==> flow/design.v <==
`timescale 1ns / 1ps
module Counter8bit(
    input clk,rst,direction,
    input [7:0] maxium,
    input pause,
    output [7:0] counter
    );
    reg [7:0] CNT;  
    always @(posedge clk or posedge rst)
    begin
        if (rst)
            CNT <= 0 ; 
        else
            if (!pause)
                case (direction)
                 1: CNT <= (CNT < maxium)? CNT+1 : 0;
                 0: if (CNT==0 | CNT > maxium) CNT <= maxium; else CNT <= CNT -1;
                endcase
             else 
                CNT <= CNT;
    end    
    assign counter = CNT;
endmodule
`timescale 1ns / 1ps
module MooreStateMachine(
    input clk,
    input rst,
    input  switch0,switch1,
    input pause,	
    input [7:0] maximum,
    output [3:0] LED
    );
    wire [7:0] CNT; 
    reg [3:0] state; 
    reg pause_reg;
    reg [7:0] last_counter, current_counter;
    parameter   init = 4'b0000,
                s_00 = 4'b0001,
                s_01 = 4'b0010,
                s_02 = 4'b0100,
                s_03 = 4'b1000;
    Counter8bit U1 (.clk(clk), .rst(rst), .direction(1), .maxium(maximum), .pause(pause_reg), .counter(CNT));
    always@(pause or switch1 or switch0)
    begin
        if(pause | (!switch0 & !switch1) | (switch0 & switch1))
            pause_reg <= 1;
        else
            pause_reg <= 0;
    end
    always@(posedge clk or posedge rst)
    begin
        if(rst)
            begin
                state <= init; 
                last_counter <= 8'b00000000; 
            end
        else if((switch0 == 1) & (switch1==0) & (current_counter == 0) & (last_counter == maximum))
             case (state)
                init: state <= s_00;
                s_00: state <= s_01;
                s_01: state <= s_02;
                s_02: state <= s_03;
                s_03: state <= init;
            endcase
        else if ((switch0 == 0) & (switch1==1) & (current_counter == 0) & (last_counter == maximum))
             case (state)
                init: state <= s_03;
                s_03: state <= s_02; 
                s_02: state <= s_01;
                s_01: state <= s_00;
                s_00: state <= init;
            endcase                       
    end
    always@(CNT)
    begin
        last_counter <= current_counter;
        current_counter <= CNT;
    end
    assign LED = state;
endmodule
### Step by step through the tools: MooreStateMachine

Tool output for the design above, in the order of the flow.
Lines are those of the file above, counted from 1.
Operators: Yosys type, input widths -> output width; for muxes data width and select width s.
Cell names lack the library's common part.
A cell with n/a has no value.

| set-up | value |
|---|---|
| top | MooreStateMachine |
| clock port | clk |
| cell library | sky130hd |
| corner | tt_025C_1v80 |

### Word-level counts

Counts by Yosys on the flattened word-level netlist (proc, flatten, opt, wreduce; memories kept). Register bits leave out memories and registers merged into their read ports (data or address). Print and check cells are left out. Cells with the same type and inputs are merged into one.

| bit counts | value |
|---|---|
| elaborated cells | 20 |
| bits of input ports | 13 |
| bits in registers | 4 |

| operators by class | value |
|---|---|
| reduce/logical cells | 5 |
| equality and inequality tests | 4 |
| multiplexer cells | 4 |
| bitwise gates (word level) | 6 |

Operators with widths:

| cell | number |
|---|---|
| $pmux 4 s5 | 2 |
| $logic_not 8->1 | 1 |
| $mux 4 | 2 |
| $reduce_bool 5->1 | 1 |
| $and 1x1->1 | 4 |
| $eq 4x1->1 const B | 1 |
| $eq 4x2->1 const B | 1 |
| $eq 4x3->1 const B | 1 |
| $eq 4x4->1 const B | 1 |
| $logic_not 4->1 | 1 |
| $not 1->1 | 2 |
| $reduce_and 2->1 | 1 |
| $reduce_bool 2->1 | 1 |

### Depth

Depth = most cells in a row (Yosys ltp): at word level without a register or memory, in the mapped netlist without a sequential cell, where the memories' decode and read muxes count.

| depth | value |
|---|---|
| depth after elaboration | 5 |
| ABC_AREA | 1 |
| depth in mapped cells | 9 |
| gate-level depth less buffers | 9 |

### Synthesis result

Source: synth_stat.txt of the flow (Yosys; design flattened, memories mapped). It holds for the ABC_AREA given above (unset counts as 0); a run with the other value may have another netlist.

| synthesis totals | value |
|---|---|
| buffer cells | 0 |
| cell area after synthesis | 367.9 µm² |
| cell count | 64 |
| flip-flop cells | 4 |

Cell types:

| cell type | number | area in all (µm²) |
|---|---|---|
| nand2_1 | 27 | 101.347 |
| dfrtp_1 | 4 | 100.096 |
| inv_1 | 10 | 37.536 |
| nor2_1 | 9 | 33.782 |
| nand2_2 | 5 | 31.28 |
| a21oi_4 | 1 | 16.266 |
| nor2_2 | 2 | 12.512 |
| nor2_4 | 1 | 11.261 |
| o21ai_0 | 2 | 10.01 |
| nand3_1 | 1 | 5.005 |
| o21ai_1 | 1 | 5.005 |
| inv_2 | 1 | 3.754 |

### Worst setup path after synthesis

OpenSTA on the mapped netlist: ideal clock, no wires. The path of least setup slack (recovery checks aside). Input and output delay are each 20% of the period. Register names are those of the netlist, which keeps one name where synthesis merged equal registers.

| timing post-synthesis | value |
|---|---|
| path kind | input port to flip-flop |
| start | input maximum[0] |
| end | register state[1] |
| stages | 8 |
| arrival time | 1.039 ns |
| path slack | 1.035 ns |
| delay of the path | 0.717 ns |
| data required time | 2.074 ns |
| period | 2.19 ns |
| time at the first pin | 0.438 ns |
| path buffers | 0 |
| synthesis period reached | 1.155 ns |

"delay of the path" is the arrival time less input delay plus setup time.
"stages": output pins that drive a net of the path, with the launching flip-flop's if there is one; two outputs of one cell count as two.
"synthesis period reached" = period - worst setup slack (recovery checks aside). The figure is calculated, with input and output delays left at 20% of the set period.
The rows between start and end are the longest chain of elaborated cells between them; the timing report does not say that the signal goes this way. Where chains are equally long, one stands for them.
A line is the first line of the expression or statement that the cell stems from. Yosys adds cells for indexed reads and writes and turns some case tables into memories.
At most two assigning lines are given for a register; there are more.

| on the way, post-synthesis | value |
|---|---|
| cells stage by stage | nor2_1 > nand2_1 > nor2_1 > o21ai_1 > inv_1 > nand2_2 > nand2_1 > nand2_1 |
| cells in the longest elaborated chain | 4 |

Ends and longest elaborated chain, post-synthesis:

| item | line | RTL |
|---|---|---|
| start, declared | 30 | `input [7:0] maximum,` |
| $logic_not 8->1 | 65 | `else if ((switch0 == 0) & (switch1==1) & (current_counter == 0) & (last_counter == maximum))` |
| $and 1x1->1 | 65 |  |
| $mux 4 | 65 |  |
| $mux 4 | 57 | `else if((switch0 == 1) & (switch1==0) & (current_counter == 0) & (last_counter == maximum))` |
| end, assigned | 54 | `state <= init;` |
| end, assigned | 59 | `init: state <= s_00;` |
| end, declared | 34 | `reg [3:0] state;` |

Subject: flow runs of MooreStateMachine

Hi,

Design MooreStateMachine on sky130hd. What follows are 2 stored runs of the flow, each under its own settings; their order means nothing. The constraints put input and output delay at 20% of the set period each and load the outputs with 0.01 pF.
A setting shown as - is not set for that run.

| run name | period_ns | CORE_UTILIZATION | SETUP_SLACK_MARGIN | PLACE_DENSITY_LB_ADDON | CELL_PAD_IN_SITES_GLOBAL_PLACEMENT | ABC_AREA | CAP_MARGIN | CORE_MARGIN | SLEW_MARGIN | CORE_ASPECT_RATIO | CTS_CLUSTER_DIAMETER | MAX_ROUTING_LAYER |
|---|---|---|---|---|---|---|---|---|---|---|---|---|
| flow run A | 2.22 | 61 | 0.45 | 0.07 | 1 | 1 | 35 | 2 | 20 | - | - | - |
| flow run B | 1.3 | 45 | 0.08 | 0.27 | - | - | 20 | 2 | 20 | 0.77 | 28 | met5 |

Flow run A: stopped before the end: floorplanning reported PDN-0185
Flow run B: stopped before the end: floorplanning reported PDN-0185

Regards
